==> flow/design.v <==
module booth_multiplier_top(data_in,clk,start,output_data);
  wire ldA,clrA,sftA,ldQ,clrQ,sftQ,done;
  wire ldM,clrFF,addsub,decr,ldcount;
  input signed [15:0]data_in;
  input start,clk;
  wire qm1,eqz;
    output signed [31:0]output_data;
  wire [4:0] countdata;
  wire signed [15:0] A,M,Q,Z;    
  assign eqz = ~| (countdata);
    assign output_data = {A,Q};
 shiftreg Acc_A(.data_out(A),.ld_data(Z),.s_in(A[15]),.clk(clk),.ld(ldA),.rst(clrA),.sft(sftA));
 shiftreg Mlpr_Q(.data_out(Q),.ld_data(data_in),.s_in(A[0]),.clk(clk),.ld(ldQ),.rst(clrQ),.sft(sftQ));
 dflipflop d_ff(.data_in(Q[0]),.clk(clk),.rst(clrFF),.data_out(qm1));
 PIPO Mlcd_M(.data_out(M),.data_in(data_in),.clk(clk),.ld(ldM));
 ALU  Adsub(.out(Z),.in1(A),.in2(M),.addsub(addsub));			
 bitcounter counter(.countdata(countdata),.decr(decr),.ldcount(ldcount),.clk(clk));
 controller fsm(.ldA(ldA),.clrA(clrA),.sftA(sftA),.ldQ(ldQ),.clrQ(clrQ),.sftQ(sftQ),.ldM(ldM),
	            .clrFF(clrFF),.addsub(addsub),.start(start),.decr(decr),.ldcount(ldcount),
					.done(done),.clk(clk),.q0(Q[0]),.qm1(qm1),.eqz(eqz)); 
 endmodule
module bitcounter(countdata,decr,ldcount,clk);
    input decr,ldcount,clk;
	 output reg [4:0] countdata;
	 always@(posedge clk)
	   begin
	       if(ldcount)
		      countdata <= 16;  
		   else if(decr)
              countdata <= countdata - 1;			
	   end
endmodule
module PIPO(data_out,data_in,clk,ld);
input signed [15:0] data_in;
input clk,ld;
output reg signed [15:0] data_out;
always@(posedge clk)
  begin
      if(ld)
        data_out <= data_in;
   end
endmodule   
module ALU (out,in1,in2,addsub);
  input addsub ;   
  input signed[15:0] in1,in2;
  output reg signed[15:0] out;
  always@(*)
    begin
      if(addsub)
	      out  = in1 + in2;
      else if(!addsub)
	      out  = in1 - in2;
	end
endmodule
module shiftreg(data_out,ld_data,s_in,clk,ld,rst,sft);    
input [15:0] ld_data;
input clk,rst,ld,s_in,sft;
output reg [15:0]data_out;
always@(posedge clk)
 begin
    if(rst)
	    data_out <= 0;
	else if(ld)
        data_out <= ld_data;
    else if(sft)
        data_out <= {s_in,data_out[15:1]};	
 end
 endmodule
 module dflipflop(data_in,clk,rst,data_out);
input data_in,clk,rst;
output reg data_out;
always@(posedge clk)
   begin
        if(rst)
		   data_out <= 0;
		else 
		   data_out <= data_in;
   end
endmodule 
module controller(ldA,clrA,sftA,ldQ,clrQ,sftQ,ldM,clrFF,addsub,start,decr,
                     ldcount,done,clk,q0,qm1,eqz);
    input clk,q0,qm1,start,eqz;
	output  ldA,clrA,sftA,ldQ,clrQ,sftQ,ldM,clrFF,addsub,decr,
                     ldcount,done;
	reg [2:0] state;
    parameter [2:0] S0 = 3'b000,
                    S1 = 3'b001,
					S2 = 3'b010,
					S3 = 3'b011,
					S4 = 3'b100,
					S5 = 3'b101,
					S6 = 3'b110;
	always@(posedge clk)
       begin
	        case(state)
			   S0 :  state <= start?S1:S0;
			   S1 :  state <= S2;
			   S2 :  begin
                     #1
			         if({q0,qm1}==2'b01)
					    state <=  S3;
				     else if({q0,qm1}==2'b10)
					    state <=  S4;
				     else if(({q0,qm1}==2'b00)||({q0,qm1}==2'b11))	
                        state <=  S5;					 
                     end
				S3 :  state <=  S5;
				S4 :  state <=  S5;
				S5 :  begin
                         #1 
				          if(({q0,qm1}==2'b01) && !eqz)
					         state <=  S3;
				          else if(({q0,qm1}==2'b10) && !eqz)
							 state <=  S4;
						  else if(eqz)
						     state <= S6;    
				      end
				S6 :  state <= S6;
				default : state <= S0;
			endcase	
		end	   
    assign ldA     = ((state == S3)||(state == S4))?1:0;
    assign clrA    =  (state == S0)?1:0;
	assign sftA    =  (state == S5)?1:0;
    assign ldQ     =  (state == S2)?1:0;
    assign clrQ    =  (state == S0)?1:0;
	assign sftQ    =  (state == S5)?1:0;
    assign ldM     =  (state == S1)?1:0;
    assign clrFF   =  (state == S0)?1:0;
	assign addsub     =  (state == S3)?1:0;
	assign decr    =  (state == S5)?1:0;
	assign ldcount =  (state == S1)?1:0; 
	assign done    =  (state == S6)?1:0;	
  endmodule
## From RTL to reports: booth_multiplier_top

What the tools print for booth_multiplier_top, step after step.
Lines are those of the file above, counted from 1.
Library cell names are shortened.
A cell with - has no value.

| set-up | value |
|---|---|
| top module | booth_multiplier_top |
| clock port | clk |
| library | sky130hd |
| timing corner | tt_025C_1v80 |

## Elaborated design

Yosys after proc, flatten, opt, wreduce and memory -nomap, before mapping. Memory bits, and registers merged into a memory's read port (data or address), are not among the register bits. Print and check cells are not counted. Equal cells are merged and count once.

| bit counts | value |
|---|---|
| input port bits | 18 |
| output and inout bits | 32 |
| flip-flop bits (word level) | 57 |

| operators by class | value |
|---|---|
| muxes and demuxes | 19 |
| add/subtract/negate cells | 3 |
| equal/unequal tests | 11 |
| reductions and logical operators | 11 |

Operator list:

| cell | count |
|---|---|
| two-way mux 16 bit | 4 |
| parallel mux 3 bit (select 6 bit) | 1 |
| two-way mux 3 bit | 6 |
| adder 16 bit | 1 |
| subtractor 16 bit | 1 |
| two-way mux 15 bit | 1 |
| equality test 3 bit (second input constant) | 3 |
| two-way mux 1 bit | 7 |
| equality test 3 x 2 -> 1 bit (second input constant) | 2 |
| subtractor 5 x 1 -> 5 bit (second input constant) | 1 |
| OR reduction 5 bit | 1 |
| equality test 2 bit (second input constant) | 2 |
| nonzero test 2 bit | 2 |
| inequality test 4 x 1 -> 1 bit (second input constant) | 1 |
| inequality test 4 x 2 -> 1 bit (second input constant) | 1 |
| equality test 3 x 1 -> 1 bit (second input constant) | 1 |
| logical NOT 3 bit | 1 |
| logical AND 1 bit | 2 |
| logical OR 1 bit | 2 |
| equality test 2 x 1 -> 1 bit (second input constant) | 1 |
| logical NOT 2 bit | 1 |
| AND reduction 2 bit | 1 |
| OR reduction 2 bit | 1 |

## Depth

Longest topological path by Yosys (ltp), each cell counted once; first at word level (registers and memories cut), then after technology mapping (sequential cells cut; the memories' decode and read muxes count).

| logic depth | value |
|---|---|
| depth in word-level cells | 6 |
| ABC_AREA | 0 |
| depth in mapped cells | 13 |
| depth with buffers taken out | 13 |

## Synthesis result

The flow's flattened synthesis, as Yosys stat reports it; memories are mapped. The netlist is that of the ABC_AREA named above (0 if unset); the other value can give another one.
The area totals of this step are shown rounded.

Cells by type:

| cell | count | total area (sq um) |
|---|---|---|
| dfxtp_1 | 38 | 760.73 |
| edfxtp_1 | 19 | 570.547 |
| a221oi_1 | 35 | 306.544 |
| ha_1 | 24 | 300.288 |
| nand2_1 | 66 | 247.738 |
| a21oi_1 | 25 | 125.12 |
| o21ai_0 | 25 | 125.12 |
| xnor2_1 | 13 | 113.859 |
| xor2_1 | 12 | 105.101 |
| a31oi_1 | 16 | 100.096 |
| nor2_1 | 24 | 90.086 |
| clkbuf_1 | 20 | 75.072 |
| a21o_1 | 6 | 45.043 |
| inv_1 | 11 | 41.29 |
| mux2i_1 | 4 | 40.038 |
| nand2b_1 | 5 | 31.28 |
| nor2b_1 | 5 | 31.28 |
| o211ai_1 | 4 | 30.029 |

Other cell types: 34; their cells: 68.

| mapped netlist | value |
|---|---|
| mapped flip-flops | 57 |
| cells in the netlist | 420 |
| cell area after synthesis | 3600 sq um |
| area of sequential cells | 1300 sq um |

By module: a second synthesis without flattening, with its own total; a netlist apart from the flattened one above.

| unflattened totals | value |
|---|---|
| cell total of the unflattened synthesis | 375 |
| area total of the unflattened synthesis | 3800 sq um |

Each row is one instance without its submodules.

By module:

| module | seq. area (sq um) | times used | cells | area (sq um) |
|---|---|---|---|---|
| shiftreg | 320 | 2 | 71 | 810 |
| ALU | 0.0 | 1 | 150 | 1100 |
| PIPO | 480 | 1 | 16 | 480 |
| controller | 90 | 1 | 40 | 340 |
| bitcounter | 100 | 1 | 23 | 240 |
| dflipflop | 20 | 1 | 2 | 34 |
| booth_multiplier_top | 0.0 | 1 | 2 | 11 |

## Timing after synthesis

Path of least setup slack by OpenSTA after synthesis, without wires, with an ideal clock, recovery checks aside; 20% of the period is set as input and as output delay. Where synthesis merged equal registers, the netlist keeps one of their names.

| path post-synthesis | value |
|---|---|
| path type | reg-to-reg |
| start point | register Mlcd_M.data_out[6] |
| end point | register Acc_A.data_out[15] |
| setup time | 0.123 ns |
| clock period | 5.89 ns |
| path delay | 3.271 ns |
| stages | 13 |
| data arrival time | 3.148 ns |
| time at the first pin | 0.000 ns |
| setup slack | 2.619 ns |
| buffers on the path | 0 |
| synthesis period reached | 3.271 ns |

"path delay" is the arrival time less input delay plus setup time.
"stages": output pins that drive a net of the path, with the launching flip-flop's if there is one; two outputs of one cell count as two.
"synthesis period reached" is the clock period less the worst setup slack; recovery checks do not enter. This is arithmetic on one report: input and output delays are still those of the set period (20% each).
The rows between start and end are the longest chain of elaborated cells between them; the timing report does not say that the signal goes this way. Where chains are equally long, one stands for them.
A line is the first line of the expression or statement that the cell stems from. Yosys adds cells for indexed reads and writes and turns some case tables into memories.
A register here has more assigning lines than the two given.

| between the ends, post-synthesis | value |
|---|---|
| cells stage by stage | edfxtp_1 or4_4 nor4_4 nand2_1 o21ai_0 xnor2_1 ha_1 a21o_1 a21o_1 a221oi_1 o21a_1 mux2i_1 mux2_1 |
| length of the longest elaborated chain | 3 |
| elaborated cells on any way between the ends | 4 |
| source lines of those cells | 4 |

Ends and longest elaborated chain, post-synthesis:

| item | RTL line | source |
|---|---|---|
| from (decl) | 36 | `output reg signed [15:0] data_out;` |
| from (assign) | 40 | `data_out <= data_in;` |
| subtractor 16 bit | 52 | `out = in1 - in2;` |
| two-way mux 16 bit | - |  |
| two-way mux 16 bit | 63 | `else if(ld)` |
| to (assign) | 64 | `data_out <= ld_data;` |
| to (assign) | 66 | `data_out <= {s_in,data_out[15:1]};` |
| to (decl) | 58 | `output reg [15:0]data_out;` |

## Timing after layout

From the final timing report of flow run 1: the path of least setup slack in the routed layout; clock arrival at registers is part of the times.

| path after layout | value |
|---|---|
| path type | reg-to-reg |
| start point | register Mlcd_M.data_out[6] |
| end point | register Acc_A.data_out[15] |
| stages | 13 |
| setup slack | 0.36 ns |
| data arrival time | 3.83 ns |
| buffers on the path | 0 |
| time at the first pin | 0.34 ns |
| clock period | 3.95 ns |
| setup time | 0.11 ns |

The rows between start and end are the longest chain of elaborated cells between them; the timing report does not say that the signal goes this way. Where chains are equally long, one stands for them.
A register here has more assigning lines than the two given.

| between the ends, after layout | value |
|---|---|
| cells stage by stage | edfxtp_1 or4_4 nor4_4 nand2_1 o21ai_0 xnor2_1 ha_1 a21o_1 a21o_1 a221oi_1 o21a_1 mux2i_1 mux2_1 |
| length of the longest elaborated chain | 3 |
| elaborated cells on any way between the ends | 4 |
| source lines of those cells | 4 |

Ends and longest elaborated chain, after layout:

| item | RTL line | source |
|---|---|---|
| from (decl) | 36 | `output reg signed [15:0] data_out;` |
| from (assign) | 40 | `data_out <= data_in;` |
| subtractor 16 bit | 52 | `out = in1 - in2;` |
| two-way mux 16 bit | - |  |
| two-way mux 16 bit | 63 | `else if(ld)` |
| to (assign) | 64 | `data_out <= ld_data;` |
| to (assign) | 66 | `data_out <= {s_in,data_out[15:1]};` |
| to (decl) | 58 | `output reg [15:0]data_out;` |

## Implementation results

Module booth_multiplier_top, platform sky130hd: 2 stored runs of the flow (Yosys, OpenROAD) with differing settings, in no particular order. Input and output delays are each 20% of the period that was set; the output load is 0.01 pF.
"period achieved" = clock period - worst setup slack. The figure is calculated, with input and output delays left at 20% of the set period.
"time used up by the worst setup path": the worst setup path's part of the clock period (all of it between registers, 20% less for each end at a port) less its slack. A launch clock that arrives late makes it longer, a capture clock that arrives late makes it shorter.
By "power consumption" is meant OpenSTA's value without simulated activity: inputs other than the clock are taken to toggle once in ten clock periods, and the tool carries that through the logic.
Results are given in rounded form.

#### Flow run 1

| setting | value |
|---|---|
| period_ns | `3.95` |
| CORE_UTILIZATION | `47` |
| PLACE_DENSITY_LB_ADDON | `0.17` |
| CORE_MARGIN | `9` |
| TNS_END_PERCENT | `45` |
| CTS_CLUSTER_DIAMETER | `347` |
| SLEW_MARGIN | `40` |
| MIN_ROUTING_LAYER | `met2` |
| CAP_MARGIN | `20` |

| result | value |
|---|---|
| setup slack of the worst path | 0.36 ns |
| standard-cell area after layout | 4400 sq um |
| post-synthesis cell area | 3600 sq um |
| post-layout utilization | 59 % |
| period achieved | 3.594 ns |
| time used up by the worst setup path | 3.59 ns |
| kind of the worst setup path | reg-to-reg |
| power consumption | 4600 µW |
| sum of negative setup slack | 0.000 ns |
| worst hold slack in the final report | 0.48 ns |
| die area | 11000 sq um |

#### Flow run 2

| setting | value |
|---|---|
| period_ns | `6.38` |
| CORE_UTILIZATION | `69` |
| PLACE_DENSITY | `0.73` |
| CORE_MARGIN | `3` |
| ABC_AREA | `0` |
| GPL_TIMING_DRIVEN | `0` |
| CTS_CLUSTER_SIZE | `92` |
| CTS_CLUSTER_DIAMETER | `27` |
| CAP_MARGIN | `20` |
| SLEW_MARGIN | `20` |

| result | value |
|---|---|
| setup slack of the worst path | 2.3 ns |
| die area | 6200 sq um |
| post-layout utilization | 89 % |
| power consumption | 3100 µW |
| post-synthesis cell area | 3600 sq um |
| standard-cell area after layout | 4400 sq um |
| time used up by the worst setup path | 4.10 ns |
| kind of the worst setup path | reg-to-reg |
| period achieved | 4.101 ns |
| worst hold slack in the final report | 0.51 ns |
| sum of negative setup slack | 0.000 ns |
