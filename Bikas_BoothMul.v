==> flow/design.v <==
module Bikas_BoothMul(clk,rst,start,X,Y,valid,Z);
input clk;
input rst;
input start;
input signed [3:0]X,Y;
output signed [7:0]Z;
output valid;
reg signed [7:0] Z,next_Z,Z_temp;
reg next_state, pres_state;
reg [1:0] temp,next_temp;
reg [1:0] count,next_count;
reg valid, next_valid;
parameter IDLE = 1'b0;
parameter START = 1'b1;
always @ (posedge clk or negedge rst)
begin
if(!rst)
begin
  Z          <= 8'd0;
  valid      <= 1'b0;
  pres_state <= 1'b0;
  temp       <= 2'd0;
  count      <= 2'd0;
end
else
begin
  Z          <= next_Z;
  valid      <= next_valid;
  pres_state <= next_state;
  temp       <= next_temp;
  count      <= next_count;
end
end
always @ (*)
begin 
case(pres_state)
IDLE:
begin
next_count = 2'b0;
next_valid = 1'b0;
if(start)
begin
    next_state = START;
    next_temp  = {X[0],1'b0};
    next_Z     = {4'd0,X};
end
else
begin
    next_state = pres_state;
    next_temp  = 2'd0;
    next_Z     = 8'd0;
end
end
START:
begin
    case(temp)
    2'b10:   Z_temp = {Z[7:4]-Y,Z[3:0]};
    2'b01:   Z_temp = {Z[7:4]+Y,Z[3:0]};
    default: Z_temp = {Z[7:4],Z[3:0]};
    endcase
next_temp  = {X[count+1],X[count]};
next_count = count + 1'b1;
next_Z     = Z_temp >>> 1;
next_valid = (&count) ? 1'b1 : 1'b0; 
next_state = (&count) ? IDLE : pres_state;	
end
endcase
end
endmodule
# Tool chain data of Bikas_BoothMul
# Tool output for the design above, in the order of the flow.
# Line numbers count from 1 in the design file above.
# Operators: Yosys type, input widths -> output width; for muxes data width and select width s.
# Library cell names are shortened.
# The mark n/a stands for no value.
dict set report inputs {
  top_module {Bikas_BoothMul}
  clock_port {clk}
  lib {sky130hd}
  lib_corner {tt_025C_1v80}
}

# Word-level counts
# Counts by Yosys on the flattened word-level netlist (proc, flatten, opt, wreduce; memories kept). Register bits leave out memories and registers merged into their read ports (data or address); mux counts leave out enables and synchronous resets folded into registers. Print and check cells are left out.
dict set report op_classes {
  reduce_logical 1
  n_cmp 0
  mux 11
  equal 2
  logic 1
  mul 0
  n_addsub 4
  shifts 2
  n_div 0
}
# op count
set op_table {}
lappend op_table {{$pmux 8 s2} 2}
lappend op_table {{$pmux 2 s2} 2}
lappend op_table {{$shiftx 4x2->1} 1}
lappend op_table {{$add 4x4->4} 1}
lappend op_table {{$sub 4x4->4} 1}
lappend op_table {{$shiftx 4x4->1} 1}
lappend op_table {{$mux 4} 1}
lappend op_table {{$pmux 1 s2} 2}
lappend op_table {{$add 2x1->3 const B} 1}
lappend op_table {{$mux 1} 3}
lappend op_table {{$add 2x1->2 const B} 1}
lappend op_table {{$eq 2x1->1 const B} 1}
lappend op_table {{$eq 2x2->1 const B} 1}
lappend op_table {{$reduce_and 2->1} 1}
lappend op_table {{$mux 2} 1}
lappend op_table {{$not 1->1} 1}
dict set report word_totals {
  romBits 0
  wordCells 26
  mem_count 0
  latchBits 0
  reg_bits 14
  clocked_rd_ports_x_width 0
  ramBits 0
  in_bits 11
  out_inout_bits 9
}

# Longest topological paths
# Yosys ltp: most cells in a row. Word level: on the elaborated netlist, between registers, memories and ports. Mapped: between sequential cells and ports; inverters and the memories' decode and read muxes count.
dict set report logic_depth {
  word_depth 3
  abc_area 0
  ltp_mapped 9
  depth_no_buf 9
}

# Mapped cells and area
# Source: synth_stat.txt of the flow (Yosys; design flattened, memories mapped). It holds for the ABC_AREA given above (unset counts as 0); a run with the other value may have another netlist.
# The area totals of this step are shown rounded.
dict set report mapped {
  seq_area_um2 325
  mapped_cells 72
  yosys_area_um2 739
  ff_cells 13
  buffers 2
}
# type count area_total_um2
set by_type {}
lappend by_type {dfrtp_1 13 325.312}
lappend by_type {ha_1 6 75.072}
lappend by_type {mux2_2 3 33.782}
lappend by_type {nand2_1 9 33.782}
lappend by_type {mux2i_1 3 30.029}
lappend by_type {a22o_1 3 26.275}
lappend by_type {and2_1 4 25.024}
lappend by_type {inv_1 6 22.522}
lappend by_type {fa_1 1 20.019}
lappend by_type {o21ai_0 4 20.019}
lappend by_type {xor2_1 2 17.517}
lappend by_type {nor2b_1 2 12.512}
lappend by_type {nor2_1 3 11.261}
lappend by_type {a21oi_1 2 10.01}
lappend by_type {o211a_1 1 10.01}
lappend by_type {or4b_1 1 10.01}
lappend by_type {and3b_1 1 8.758}
lappend by_type {buf_4 1 7.507}
# Not listed: further types 7, cells in them 7.

# Path before layout
# Path of least setup slack by OpenSTA after synthesis, without wires, with an ideal clock, recovery checks aside; 20% of the period is set as input and as output delay. Where synthesis merged equal registers, the netlist keeps one of their names.
dict set report synth_path {
  path_kind {input port to flip-flop}
  startpoint {in Y[0]}
  endpoint {reg Z[6]}
  path_delay_ps 1456
  setup_time_ps 79
  launch_ps 600
  setup_slack_ps 943
  driving_pins 8
  input_delay_ps 600
  path_buffers 0
  clock_period_ps 3000
  required_time_ps 2921
  t_arrival_ps 1977
  period_less_setup_slack_ps 2057
}
# "path_delay_ps" = arrival - input delay + setup time.
# "driving_pins" counts driving pins, that of a launching flip-flop among them; a cell with two outputs on the path counts twice.
# "period_less_setup_slack_ps" is the clock period less the worst setup slack; recovery checks do not enter. This is arithmetic on one report: input and output delays are still those of the set period (20% each).
# The rows between start and end are the longest chain of elaborated cells between them; the timing report does not say that the signal goes this way. Where chains are equally long, one stands for them.
# A line is the first line of the expression or statement that the cell stems from. Yosys adds cells for indexed reads and writes and turns some case tables into memories.
dict set report synth_between {
  path_cell_list {inv_1 ha_1 mux2_2 ha_1 nand3_1 and3b_1 mux2i_1 mux2i_1}
  elab_chain_cells 3
  cells_between 4
  cone_lines 4
  cone_classes {add/sub (2); mux (2)}
}
# element line
set synth_lines {}
lappend synth_lines {{start: declaration} 5} ;# input signed [3:0]X,Y;
lappend synth_lines {{$add 4x4->4} 58} ;# 2'b01:   Z_temp = {Z[7:4]+Y,Z[3:0]};
lappend synth_lines {{$pmux 8 s2} 56} ;# case(temp)
lappend synth_lines {{$pmux 8 s2} 36} ;# case(pres_state)
lappend synth_lines {{end: assignment} 19} ;# Z          <= 8'd0;
lappend synth_lines {{end: assignment} 27} ;# Z          <= next_Z;
lappend synth_lines {{end: declaration} 6} ;# output signed [7:0]Z;

# Timing after layout
# Path of least setup slack in the final report of run A (OpenROAD, finished layout, wires in). Where an end is a register, its clock arrival counts in the times.
# The report prints the path's times to 10 ps; the period is as set.
dict set report layout_path {
  path_kind {input port to flip-flop}
  startpoint {in Y[0]}
  endpoint {reg Z[6]}
  required_time_ps 3380
  clock_period_ps 3170
  driving_pins 10
  setup_time_ps 70
  path_buffers 1
  launch_ps 630
  input_delay_ps 630
  t_arrival_ps 2730
  setup_slack_ps 650
}
# The rows between start and end are the longest chain of elaborated cells between them; the timing report does not say that the signal goes this way. Where chains are equally long, one stands for them.
dict set report layout_between {
  path_cell_list {clkdlybuf4s50_1 inv_1 ha_1 nor2_1 xor2_1 ha_1 a21oi_1 a21oi_1 mux2i_1 mux2i_1}
  elab_chain_cells 3
  cells_between 4
  cone_lines 4
  cone_classes {add/sub (2); mux (2)}
}
# element line
set layout_lines {}
lappend layout_lines {{start: declaration} 5} ;# input signed [3:0]X,Y;
lappend layout_lines {{$add 4x4->4} 58} ;# 2'b01:   Z_temp = {Z[7:4]+Y,Z[3:0]};
lappend layout_lines {{$pmux 8 s2} 56} ;# case(temp)
lappend layout_lines {{$pmux 8 s2} 36} ;# case(pres_state)
lappend layout_lines {{end: assignment} 19} ;# Z          <= 8'd0;
lappend layout_lines {{end: assignment} 27} ;# Z          <= next_Z;
lappend layout_lines {{end: declaration} 6} ;# output signed [7:0]Z;

Data sheet: physical implementation of Bikas_BoothMul

Record of 2 stored runs of the RTL-to-layout flow on Bikas_BoothMul, platform sky130hd. The runs are unordered. Constraints: input delay and output delay 20% of the set period each, output load 0.01 pF.
"period_reached_ps" means the clock period less the worst setup slack. The figure is calculated, with input and output delays left at 20% of the set period.
"worst_path_time_ps": the worst setup path's part of the clock period (all of it between registers, 20% less for each end at a port) less its slack. A launch clock that arrives late makes it longer, a capture clock that arrives late makes it shorter.
"power.total_w": no workload was simulated; the value follows from the tool's default switching activity.
"worst_path_time_ps" is known to 10 ps.
Results are given in rounded form.

[flow] run A: files
==> flow/run.sh <==
#!/bin/bash
# the make line also repeats the synthesis and layout settings of config.mk as NAME=value (left out here)
make -C /OpenROAD-flow-scripts/flow DESIGN_CONFIG=/design/flow/config.mk WORK_HOME=/design/flow/orfs CLKGATE_MAP_FILE= finish
==> flow/config.mk <==
export PLATFORM = sky130hd
export DESIGN_NAME = Bikas_BoothMul
export DESIGN_NICKNAME = Bikas_BoothMul
export VERILOG_FILES = /design/flow/design.v
export SDC_FILE = /design/flow/constraint.sdc
export NUM_CORES = 4
export LEC_CHECK = 0
export ABC_AREA = 0
export CAP_MARGIN = 20
export CELL_PAD_IN_SITES_GLOBAL_PLACEMENT = 1
export CORE_ASPECT_RATIO = 0.79
export CORE_MARGIN = 2
export CORE_UTILIZATION = 34
export CTS_CLUSTER_DIAMETER = 126
export MAX_ROUTING_LAYER = met4
export MIN_ROUTING_LAYER = met2
export PLACE_DENSITY_LB_ADDON = 0.05
export SLEW_MARGIN = 15
export TNS_END_PERCENT = 20
==> flow/constraint.sdc <==
create_clock -name core_clock -period 3.17 [get_ports {clk}]
set_input_delay 0.6340 -clock core_clock [delete_from_list [all_inputs] [get_ports {clk}]]
set_output_delay 0.6340 -clock core_clock [all_outputs]
set_load 0.01 [all_outputs]

[flow] run A: metrics
[metrics] yosys.chip_area_um2 = 739
[metrics] die_footprint_um2 = 2570
[metrics] finish.stdcell_area_um2 = 975
[metrics] final_util_pct = 49.2
[metrics] fin_ws_ps = 649
[metrics] tns_ps = 0
[metrics] fin_hold_ws_ps = 495
[metrics] power.total_w = 0.000926
[metrics] period_reached_ps = 2521
[metrics] worst_path_time_ps = 1890
[metrics] critical_path_type = input port to flip-flop

[flow] run B: files
==> flow/run.sh <==
#!/bin/bash
# the make line also repeats the synthesis and layout settings of config.mk as NAME=value (left out here)
make -C /OpenROAD-flow-scripts/flow DESIGN_CONFIG=/design/flow/config.mk WORK_HOME=/design/flow/orfs CLKGATE_MAP_FILE= finish
==> flow/config.mk <==
export PLATFORM = sky130hd
export DESIGN_NAME = Bikas_BoothMul
export DESIGN_NICKNAME = Bikas_BoothMul
export VERILOG_FILES = /design/flow/design.v
export SDC_FILE = /design/flow/constraint.sdc
export NUM_CORES = 4
export LEC_CHECK = 0
export CAP_MARGIN = 20
export CORE_MARGIN = 2
export CORE_UTILIZATION = 32
export SLEW_MARGIN = 20
==> flow/constraint.sdc <==
create_clock -name core_clock -period 2.26 [get_ports {clk}]
set_input_delay 0.4520 -clock core_clock [delete_from_list [all_inputs] [get_ports {clk}]]
set_output_delay 0.4520 -clock core_clock [all_outputs]
set_load 0.01 [all_outputs]

[flow] run B: metrics
[metrics] yosys.chip_area_um2 = 739
[metrics] die_footprint_um2 = 2710
[metrics] finish.stdcell_area_um2 = 1030
[metrics] final_util_pct = 46.9
[metrics] fin_ws_ps = 353
[metrics] tns_ps = 0
[metrics] fin_hold_ws_ps = 527
[metrics] power.total_w = 0.00135
[metrics] period_reached_ps = 1907
[metrics] worst_path_time_ps = 1910
[metrics] critical_path_type = flip-flop to flip-flop
